==> flow/design.v <==
module MAC #(
    parameter DATA_WIDTH = 8
) (
    input clk,
    input rst_n,
    input En,
    input Clr,
    input [DATA_WIDTH-1:0] Ain,
    input [DATA_WIDTH-1:0] Bin,
    output [DATA_WIDTH*3-1:0] Cout
);
    typedef enum reg {IDLE, ACC} state_t;
    state_t state, nxt_state;
    reg [DATA_WIDTH*3-1:0] CoutReg;
    reg [DATA_WIDTH*3-1:0] mult;
    logic acc;
    reg acc_flopped;
    always_ff @(posedge clk, negedge rst_n) begin
        if (!rst_n) begin
	    state <= IDLE;
        end
        else if (Clr) begin
    	    state <= IDLE;
        end
        else begin
	    state <= nxt_state;
        end
    end
    always_comb begin
	acc = 0;  
	nxt_state = state;
	case (state)
	    default : if(En) begin
		nxt_state = ACC;
	    end
	    ACC : if(!En) begin
		nxt_state = IDLE;
	    end else begin
		acc = 1;
	    end
	endcase
    end
    always_ff @(posedge clk, negedge rst_n) begin
	if(!rst_n) begin
	   acc_flopped <= 0;
	end else if (Clr) begin
	    acc_flopped <= 0;
	end else begin
	    acc_flopped <= acc;
	end
    end
    always_ff @(posedge clk, negedge rst_n) begin
	if (!rst_n) begin
	    CoutReg <= '0;
	    mult <= '0;
	end else if (Clr) begin
	    CoutReg <= '0;
	    mult <= '0;
	end else if (acc || acc_flopped) begin
	    mult <=  Ain*Bin;
	    CoutReg <= CoutReg + mult;
	end
    end
    assign Cout = CoutReg;
endmodule
From RTL to reports: MAC

The steps from the RTL of MAC to its reports follow in flow order.
Line numbers count from 1 in the design file above.
Cell names lack the library's common part.
A cell with n/a has no value.

Top module: MAC
Clock port: clk
Standard-cell library: sky130hd
Timing corner: tt_025C_1v80

After elaboration

Source: Yosys, flattened and elaborated, memories not mapped. Widths are those after wreduce. Registers that Yosys merges into a memory's read port (data or address) are not register bits. Print and check cells do not count. Equal cells are merged and count once.

Flip-flop bits (word level): 50

Add/subtract/negate cells: 1
$mul: 1
Reduce/logical cells: 2
Multiplexer cells: 8

Operators by type and width:

| cell                       | count |
| multiplier 8 x 8 -> 16 bit | 1 |
| 2-to-1 mux 24 bit          | 4 |
| adder 24 bit               | 1 |
| 2-to-1 mux 1 bit           | 4 |
| nonzero test 2 bit         | 1 |
| logical OR 1 bit           | 1 |

Longest topological paths

Yosys ltp: most cells in a row. Word level: on the elaborated netlist, between registers, memories and ports. Mapped: between sequential cells and ports; inverters and the memories' decode and read muxes count.

Word-level depth: 5
ABC_AREA: 0
Gate-level depth with buffers: 17
Depth with buffers taken out: 16

Mapped cells and area

Yosys stat after the flow's synthesis: flattened, memories mapped to cells. It holds for the ABC_AREA given above (unset counts as 0); a run with the other value may have another netlist.

Cell area after synthesis: 4653.2 sq um
Cell count: 526
Buffer cells: 15
Area of sequential cells: 1051.0 sq um
Flip-flops: 42

Cell types:

| cell type | count | area in all (sq um) |
| dfrtp_1   | 42    | 1.05E+03 |
| fa_1      | 37    | 740.71 |
| ha_1      | 52    | 650.624 |
| and2_1    | 53    | 331.568 |
| a21oi_1   | 44    | 220.211 |
| nand2_1   | 56    | 210.202 |
| inv_1     | 54    | 202.694 |
| xnor2_1   | 10    | 87.584 |
| nor2_1    | 22    | 82.579 |
| a21o_1    | 10    | 75.072 |
| o21ai_0   | 12    | 60.058 |
| nand3_1   | 11    | 55.053 |
| a211oi_1  | 7     | 52.55 |
| nand3b_1  | 7     | 52.55 |
| xor2_1    | 5     | 43.792 |
| clkbuf_1  | 11    | 41.29 |
| nor3_1    | 8     | 40.038 |
| nor2b_1   | 6     | 37.536 |

Other cell types: 33; their cells: 79.

Path before layout

Source: OpenSTA report_checks on the synthesized netlist (no wires, ideal clock, input and output delay 20% of the period each), path of least setup slack; recovery checks are left aside. Register names are those of the netlist, which keeps one name where synthesis merged equal registers.

Path kind: input to register
Start: input port Ain[2]
End: register mult[15]
Clock period: 6.9 ns
Slack: 1.599 ns
External input delay: 1.380 ns
Path buffers: 0
Setup time: 0.124 ns
Arrival time: 5.177 ns
Stages: 14
Data required time: 6.776 ns
Delay of the path: 3.921 ns
Synthesis period reached: 5.301 ns

"delay of the path" is the arrival time less input delay plus setup time.
"stages": output pins that drive a net of the path, with the launching flip-flop's if there is one; two outputs of one cell count as two.
"synthesis period reached" = period - worst setup slack (recovery checks aside). The figure is calculated, with input and output delays left at 20% of the set period.
Between the ends stands the longest chain of elaborated cells between them, by number of cells; it is not shown to be the way that was timed. Of several equally long chains one is given.
A line is the first line of the expression or statement that the cell stems from. Yosys adds cells for indexed reads and writes and turns some case tables into memories.
At most two assigning lines are given for a register; there are more.

Cell sequence: and2_1 fa_1 fa_1 fa_1 inv_1 fa_1 inv_1 ha_1 and4_1 a211oi_1 o21ai_1 a311oi_1 nor3_1 a211o_1
Cells in the longest elaborated chain: 3
Elaborated cells on any way between the ends: 3
Source lines of those cells: 3
Classes of those cells: 1 x mul; 2 x mux

RTL lines, path after synthesis:

| element                    | RTL line | source |
| start: declaration         | 8        | `input [DATA_WIDTH-1:0] Ain,` |
| multiplier 8 x 8 -> 16 bit | 60       | `mult <= Ain*Bin;` |
| 2-to-1 mux 24 bit          | 59       | `end else if (acc \|\| acc_flopped) begin` |
| 2-to-1 mux 24 bit          | 56       | `end else if (Clr) begin` |
| end: assignment            | 55       | `mult <= '0;` |
| end: assignment            | 60       |  |
| end: declaration           | 15       | `reg [DATA_WIDTH*3-1:0] mult;` |

Timing after layout

From the final timing report of stored run 1: the path of least setup slack in the routed layout; clock arrival at registers is part of the times.

Path kind: input to register
Start: input port Ain[5]
End: register mult[15]
Slack: -0.02 ns
Data required time: 4.75 ns
Path buffers: 1
Setup time: 0.11 ns
External input delay: 0.92 ns
Stages: 15
Clock period: 4.58 ns
Arrival time: 4.77 ns

Between the ends stands the longest chain of elaborated cells between them, by number of cells; it is not shown to be the way that was timed. Of several equally long chains one is given.
At most two assigning lines are given for a register; there are more.

Cell sequence: buf_8 and2_4 fa_1 fa_2 fa_1 inv_1 fa_1 inv_2 ha_4 and4_1 a211oi_2 o21ai_2 a311oi_2 nor3_2 a211o_1
Cells in the longest elaborated chain: 3
Elaborated cells on any way between the ends: 3
Source lines of those cells: 3
Classes of those cells: 1 x mul; 2 x mux

RTL lines, path post-layout:

| element                    | RTL line | source |
| start: declaration         | 8        | `input [DATA_WIDTH-1:0] Ain,` |
| multiplier 8 x 8 -> 16 bit | 60       | `mult <= Ain*Bin;` |
| 2-to-1 mux 24 bit          | 59       | `end else if (acc \|\| acc_flopped) begin` |
| 2-to-1 mux 24 bit          | 56       | `end else if (Clr) begin` |
| end: assignment            | 55       | `mult <= '0;` |
| end: assignment            | 60       |  |
| end: declaration           | 15       | `reg [DATA_WIDTH*3-1:0] mult;` |

MAC through Yosys and OpenROAD on sky130hd: 2 stored runs, unordered, with their settings and measured results. The constraints put input and output delay at 20% of the set period each and load the outputs with 0.01 pF.
"clock period achieved" means the clock period less the worst setup slack. The figure is calculated, with input and output delays left at 20% of the set period.
"worst setup path time" is the time allowed to the run's worst setup path (the clock period less input and output delay, where it has them) less its slack. Clock arrival times count: a late capture clock shortens it, a late launch clock lengthens it.
"total power after layout" is the tool's figure for a default switching activity; nothing was simulated.

## Stored run 1

==> flow/run.sh <==
#!/bin/bash
# the make line also repeats the synthesis and layout settings of config.mk as NAME=value (left out here)
make -C /OpenROAD-flow-scripts/flow DESIGN_CONFIG=/design/flow/config.mk WORK_HOME=/design/flow/orfs CLKGATE_MAP_FILE= finish
==> flow/config.mk <==
export PLATFORM = sky130hd
export DESIGN_NAME = MAC
export DESIGN_NICKNAME = MAC
export VERILOG_FILES = /design/flow/design.v
export SDC_FILE = /design/flow/constraint.sdc
export NUM_CORES = 4
export LEC_CHECK = 0
export CAP_MARGIN = 20
export CORE_MARGIN = 2
export CORE_UTILIZATION = 40
export SLEW_MARGIN = 20
==> flow/constraint.sdc <==
create_clock -name core_clock -period 4.58 [get_ports {clk}]
set_input_delay 0.9160 -clock core_clock [delete_from_list [all_inputs] [get_ports {clk}]]
set_output_delay 0.9160 -clock core_clock [all_outputs]
set_load 0.01 [all_outputs]

| result of stored run 1 | value |
|---|---|
| mapped cell area after synthesis | 4653.2 sq um |
| die area | 12511.5 sq um |
| utilization in the final report | 51.9 % |
| smallest setup slack | -0.018 ns |
| worst hold slack in the final report | 0.524 ns |
| total power after layout | 2.007 mW |
| clock period achieved | 4.598 ns |
| worst setup path time | 3.68 ns |
| critical path kind | input to register |

## Stored run 2

==> flow/run.sh <==
#!/bin/bash
# the make line also repeats the synthesis and layout settings of config.mk as NAME=value (left out here)
make -C /OpenROAD-flow-scripts/flow DESIGN_CONFIG=/design/flow/config.mk WORK_HOME=/design/flow/orfs CLKGATE_MAP_FILE= finish
==> flow/config.mk <==
export PLATFORM = sky130hd
export DESIGN_NAME = MAC
export DESIGN_NICKNAME = MAC
export VERILOG_FILES = /design/flow/design.v
export SDC_FILE = /design/flow/constraint.sdc
export NUM_CORES = 4
export LEC_CHECK = 0
export CAP_MARGIN = 10
export CORE_MARGIN = 2
export CORE_UTILIZATION = 69
export CTS_CLUSTER_SIZE = 91
export GPL_ROUTABILITY_DRIVEN = 0
export MIN_ROUTING_LAYER = met2
export PLACE_DENSITY_LB_ADDON = 0.05
export SLEW_MARGIN = 10
==> flow/constraint.sdc <==
create_clock -name core_clock -period 2.98 [get_ports {clk}]
set_input_delay 0.5960 -clock core_clock [delete_from_list [all_inputs] [get_ports {clk}]]
set_output_delay 0.5960 -clock core_clock [all_outputs]
set_load 0.01 [all_outputs]

Stored run 2: incomplete, routing halted on GRT-0232
